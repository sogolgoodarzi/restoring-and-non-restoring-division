==> flow/design.v <==
module datapath (data_in,ldd,or_d,OV_not,ldw,shw,ldq,shq,q0,
                  d_sel,w_sel,out_sel,clk,sign,data_out);
    input [9:0] data_in;
    input ldd,ldw,shw,ldq,shq,q0,d_sel,w_sel,out_sel,clk;
    output sign,or_d,OV_not;
    output [4:0] data_out;
    wire [4:0] d,q;
    wire [5:0] w_out,d_out,sum,w_in,dummy;
    shreg_nb #(5) d_reg(data_in[4:0],1'b0,ldd,1'b0,clk,d); 
    mux_2_to_1 #(6) mux1({1'b0,d},~{1'b0,d},d_sel,d_out);
    adder add_6b(d_out,w_out,d_sel,sum);
    mux_2_to_1 #(6) mux2(sum,{1'b0,data_in[9:5]},w_sel,w_in);
    shreg_nb #(6) w_reg(w_in,q[4],ldw,shw,clk,w_out);
    shreg_nb #(5) q_reg(data_in[4:0],q0,ldq,shq,clk,q);
    mux_2_to_1 #(5) mux3(q,w_out[4:0],out_sel,data_out);  
    adder add_6b_OV(~{1'b0,d},w_out,1'b1,dummy);
    assign sign=w_out[5];
    assign or_d=|data_in;
    assign OV_not=dummy[5];
endmodule
module mux_2_to_1 #(parameter n=5)(i0,i1,sel,y);
    input [n-1:0] i0,i1;
    input sel;
    output [n-1:0] y;
    assign y=sel?i1:i0;
endmodule
module shreg_nb #(parameter n=6)(d,ser_in,ld,sh,clk,q);
    input [n-1:0] d;
    input ser_in,ld,sh,clk;
    output [n-1:0] q;
    reg [n-1:0] q;
    always@(posedge clk)
        if(ld)
            q<=d;
        else if(sh)
            q<={q[n-2:0],ser_in};
endmodule
module adder (a,b,ci,s);
    input [5:0] a,b;
    input ci;
    output [5:0] s;
    assign s=a+b+ci;
endmodule
From RTL to reports: datapath
Tool output for the design above, in the order of the flow.
Lines are those of the file above, counted from 1.
Operators: Yosys type, input widths -> output width; for muxes data width and select width s.
{ "inputs": {"top": "datapath", "clk_port": "clk", "cell_library": "sky130hd", "lib_corner": "tt_025C_1v80"} }

After elaboration
Source: Yosys, flattened and elaborated, memories not mapped. Widths are those after wreduce. Registers that Yosys merges into a memory's read port (data or address) are not register bits. Print and check cells do not count. Equal cells are merged and count once.
{ "word_totals": {"reg_bits": 16, "output_inout_bits": 8, "wordCells": 19} }
{ "op_classes": {"n_addsub": 4, "n_mux": 8, "n_logic": 1, "reduce_logical": 3} }
{ "ops": {"columns": ["operator", "count"], "rows": [
  ["$mux 6", 4],
  ["$mux 5", 4],
  ["$add 6x6->6", 2],
  ["$reduce_or 10->1", 1],
  ["$not 5->6", 1],
  ["$add 6x1->6", 1],
  ["$add 6x1->6 const B", 1],
  ["$reduce_bool 2->1", 2]
]} }

Longest topological paths
Longest topological path by Yosys (ltp), each cell counted once; first at word level (registers and memories cut), then after technology mapping (sequential cells cut; the memories' decode and read muxes count).
{ "depth": {"word_depth": 6, "ABC_AREA": 0, "ltp_mapped": 8} }

Synthesis result
Source: synth_stat.txt of the flow (Yosys; design flattened, memories mapped). It holds for the ABC_AREA given above (unset counts as 0); a run with the other value may have another netlist.
{ "mapped": {"stdcells": 102, "yosys_area_um2": 1141.1, "flip_flops": 16} }
{ "types": {"columns": ["cell", "count", "area_total_um2"], "rows": [
  ["sky130_fd_sc_hd__edfxtp_1", 16, 480.461],
  ["sky130_fd_sc_hd__mux2_2", 12, 135.13],
  ["sky130_fd_sc_hd__ha_1", 8, 100.096],
  ["sky130_fd_sc_hd__xor2_1", 5, 43.792],
  ["sky130_fd_sc_hd__mux2i_1", 3, 30.029],
  ["sky130_fd_sc_hd__nand2_1", 8, 30.029],
  ["sky130_fd_sc_hd__inv_1", 7, 26.275],
  ["sky130_fd_sc_hd__xnor2_1", 3, 26.275],
  ["sky130_fd_sc_hd__a21oi_1", 5, 25.024],
  ["sky130_fd_sc_hd__buf_4", 3, 22.522],
  ["sky130_fd_sc_hd__fa_1", 1, 20.019],
  ["sky130_fd_sc_hd__nand3_1", 4, 20.019],
  ["sky130_fd_sc_hd__o21ai_1", 4, 20.019],
  ["sky130_fd_sc_hd__nor3b_1", 2, 15.014],
  ["sky130_fd_sc_hd__o221ai_2", 1, 15.014],
  ["sky130_fd_sc_hd__nand4_1", 2, 12.512],
  ["sky130_fd_sc_hd__nor4_1", 2, 12.512],
  ["sky130_fd_sc_hd__o31ai_2", 1, 12.512]
]} }
Other cell types: 12; their cells: 15.
By module: a second synthesis without flattening, with its own total; a netlist apart from the flattened one above.
{ "hier_totals": {"hier_cells": 122, "hier_area_um2": 1475.2} }
Rows give one instance, submodules left out.
{ "modules": {"columns": ["mod", "instances", "n_cells", "area_um2"], "rows": [
  ["adder", 2, 28, 227.7],
  ["shreg_nb (n=5)", 2, 11, 212.7],
  ["shreg_nb (n=6)", 1, 14, 287.8],
  ["mux_2_to_1 (n=6)", 2, 7, 101.3],
  ["mux_2_to_1 (n=5)", 1, 5, 56.3],
  ["datapath", 1, 11, 47.5]
]} }

Path before layout
Source: OpenSTA report_checks on the synthesized netlist (no wires, ideal clock, input and output delay 20% of the period each), path of least setup slack; recovery checks are left aside. Register names are those of the netlist, which keeps one name where synthesis merged equal registers.
{ "synth_path": {"kind": "input port to flip-flop", "startpoint": "input d_sel", "endpoint": "register w_reg.q[4]", "clock_period_ns": 3.72, "in_delay_ns": 0.744, "setup_ns": 0.264, "t_first_pin_ns": 0.744, "arrival_time_ns": 2.064, "slack_ns": 1.392, "path_delay_ns": 1.584, "stages": 8, "path_buffers": 1, "period_less_setup_slack_ns": 2.328} }
"path_delay_ns" is the arrival time less input delay plus setup time.
"stages" counts driving pins, that of a launching flip-flop among them; a cell with two outputs on the path counts twice.
"period_less_setup_slack_ns" = period - worst setup slack (recovery checks aside). The figure is calculated, with input and output delays left at 20% of the set period.
Between the ends stands the longest chain of elaborated cells between them, by number of cells; it is not shown to be the way that was timed. Of several equally long chains one is given.
A line is the first line of the expression or statement that the cell stems from. Yosys adds cells for indexed reads and writes and turns some case tables into memories.
{ "synth_via": {"cell_sequence": "sky130_fd_sc_hd__buf_4 > sky130_fd_sc_hd__mux2i_1 > sky130_fd_sc_hd__inv_1 > sky130_fd_sc_hd__fa_1 > sky130_fd_sc_hd__a21o_1 > sky130_fd_sc_hd__a21oi_1 > sky130_fd_sc_hd__or4_1 > sky130_fd_sc_hd__nand4_1", "elab_chain_len": 5, "cone_cells": 5, "lines_between": 3} }
{ "synth_rtl": {"columns": ["item", "line_no", "rtl"], "rows": [
  ["start, declared", 4, "input ldd,ldw,shw,ldq,shq,q0,d_sel,w_sel,out_sel,clk;"],
  ["$mux 6", 25, "assign y=sel?i1:i0;"],
  ["$add 6x6->6", 42, "assign s=a+b+ci;"],
  ["$add 6x1->6", 42, null],
  ["$mux 6", 25, null],
  ["$mux 6", 33, "if(ld)"],
  ["end, assigned", 34, "q<=d;"],
  ["end, assigned", 36, "q<={q[n-2:0],ser_in};"],
  ["end, declared", 30, "output [n-1:0] q;"]
]} }

Timing after layout
From the final timing report of run A: the path of least setup slack in the routed layout; clock arrival at registers is part of the times.
{ "layout_path": {"kind": "flip-flop to output port", "startpoint": "register w_reg.q[2]", "endpoint": "output OV_not", "clock_period_ns": 3.57, "output_delay_ns": 0.71, "t_first_pin_ns": 0.28, "arrival_time_ns": 2.30, "slack_ns": 0.55, "stages": 7, "path_buffers": 1} }
Between the ends stands the longest chain of elaborated cells between them, by number of cells; it is not shown to be the way that was timed. Of several equally long chains one is given.
{ "layout_via": {"cell_sequence": "sky130_fd_sc_hd__edfxtp_1 > sky130_fd_sc_hd__ha_1 > sky130_fd_sc_hd__a21oi_1 > sky130_fd_sc_hd__o21ai_1 > sky130_fd_sc_hd__a2111oi_1 > sky130_fd_sc_hd__nor3_1 > sky130_fd_sc_hd__clkdlybuf4s50_1", "elab_chain_len": 2, "cone_cells": 2, "lines_between": 1} }
{ "layout_rtl": {"columns": ["item", "line_no", "rtl"], "rows": [
  ["start, declared", 30, "output [n-1:0] q;"],
  ["start, assigned", 34, "q<=d;"],
  ["start, assigned", 36, "q<={q[n-2:0],ser_in};"],
  ["$add 6x6->6", 42, "assign s=a+b+ci;"],
  ["$add 6x1->6", 42, null],
  ["end, declared", 5, "output sign,or_d,OV_not;"]
]} }

==> results <==
datapath through Yosys and OpenROAD on sky130hd: 2 stored runs, unordered, with their settings and measured results. The constraints put input and output delay at 20% of the set period each and load the outputs with 0.01 pF.
"reached clock period" means the clock period less the worst setup slack. The figure is calculated, with input and output delays left at 20% of the set period.
"worst setup path time" means the part of the period allowed to the worst setup path (the constraints hold back 20% at inputs and 20% at outputs) less its slack; where the path has registers, the arrival times of their clocks count too.
"power consumption" rests on the timing tool's default activity at the inputs, not on a simulated workload.

==> run A: settings <==
{ "period_ns": 3.57, "CORE_UTILIZATION": 32, "PLACE_DENSITY": 0.73, "CORE_MARGIN": 4, "CELL_PAD_IN_SITES_DETAIL_PLACEMENT": 0, "TNS_END_PERCENT": 5, "MIN_ROUTING_LAYER": "met2", "CAP_MARGIN": 20, "SLEW_MARGIN": 20 }
==> run A: results <==
setup TNS: 0.000 ns
mapped cell area after synthesis: 1141.1 µm²
utilization of the finished layout: 43.4 %
lowest hold slack: 0.591 ns
setup slack of the worst path: 0.552 ns
reached clock period: 3.018 ns
power consumption: 0.6272 mW
standard-cell area after layout: 1472.7 µm²
worst setup path time: 2.30 ns
worst setup path kind: flip-flop to output port
area inside the die boundary: 4585.3 µm²

==> run B: settings <==
{ "period_ns": 2.63, "CAP_MARGIN": 20, "CORE_MARGIN": 2, "CORE_UTILIZATION": 40, "SLEW_MARGIN": 20 }
==> run B: results <==
area inside the die boundary: 3295.9 µm²
lowest hold slack: 0.589 ns
mapped cell area after synthesis: 1141.1 µm²
reached clock period: 2.478 ns
utilization of the finished layout: 54.7 %
power consumption: 0.8641 mW
setup TNS: 0.000 ns
setup slack of the worst path: 0.152 ns
worst setup path time: 1.43 ns
worst setup path kind: input port to output port
standard-cell area after layout: 1495.2 µm²
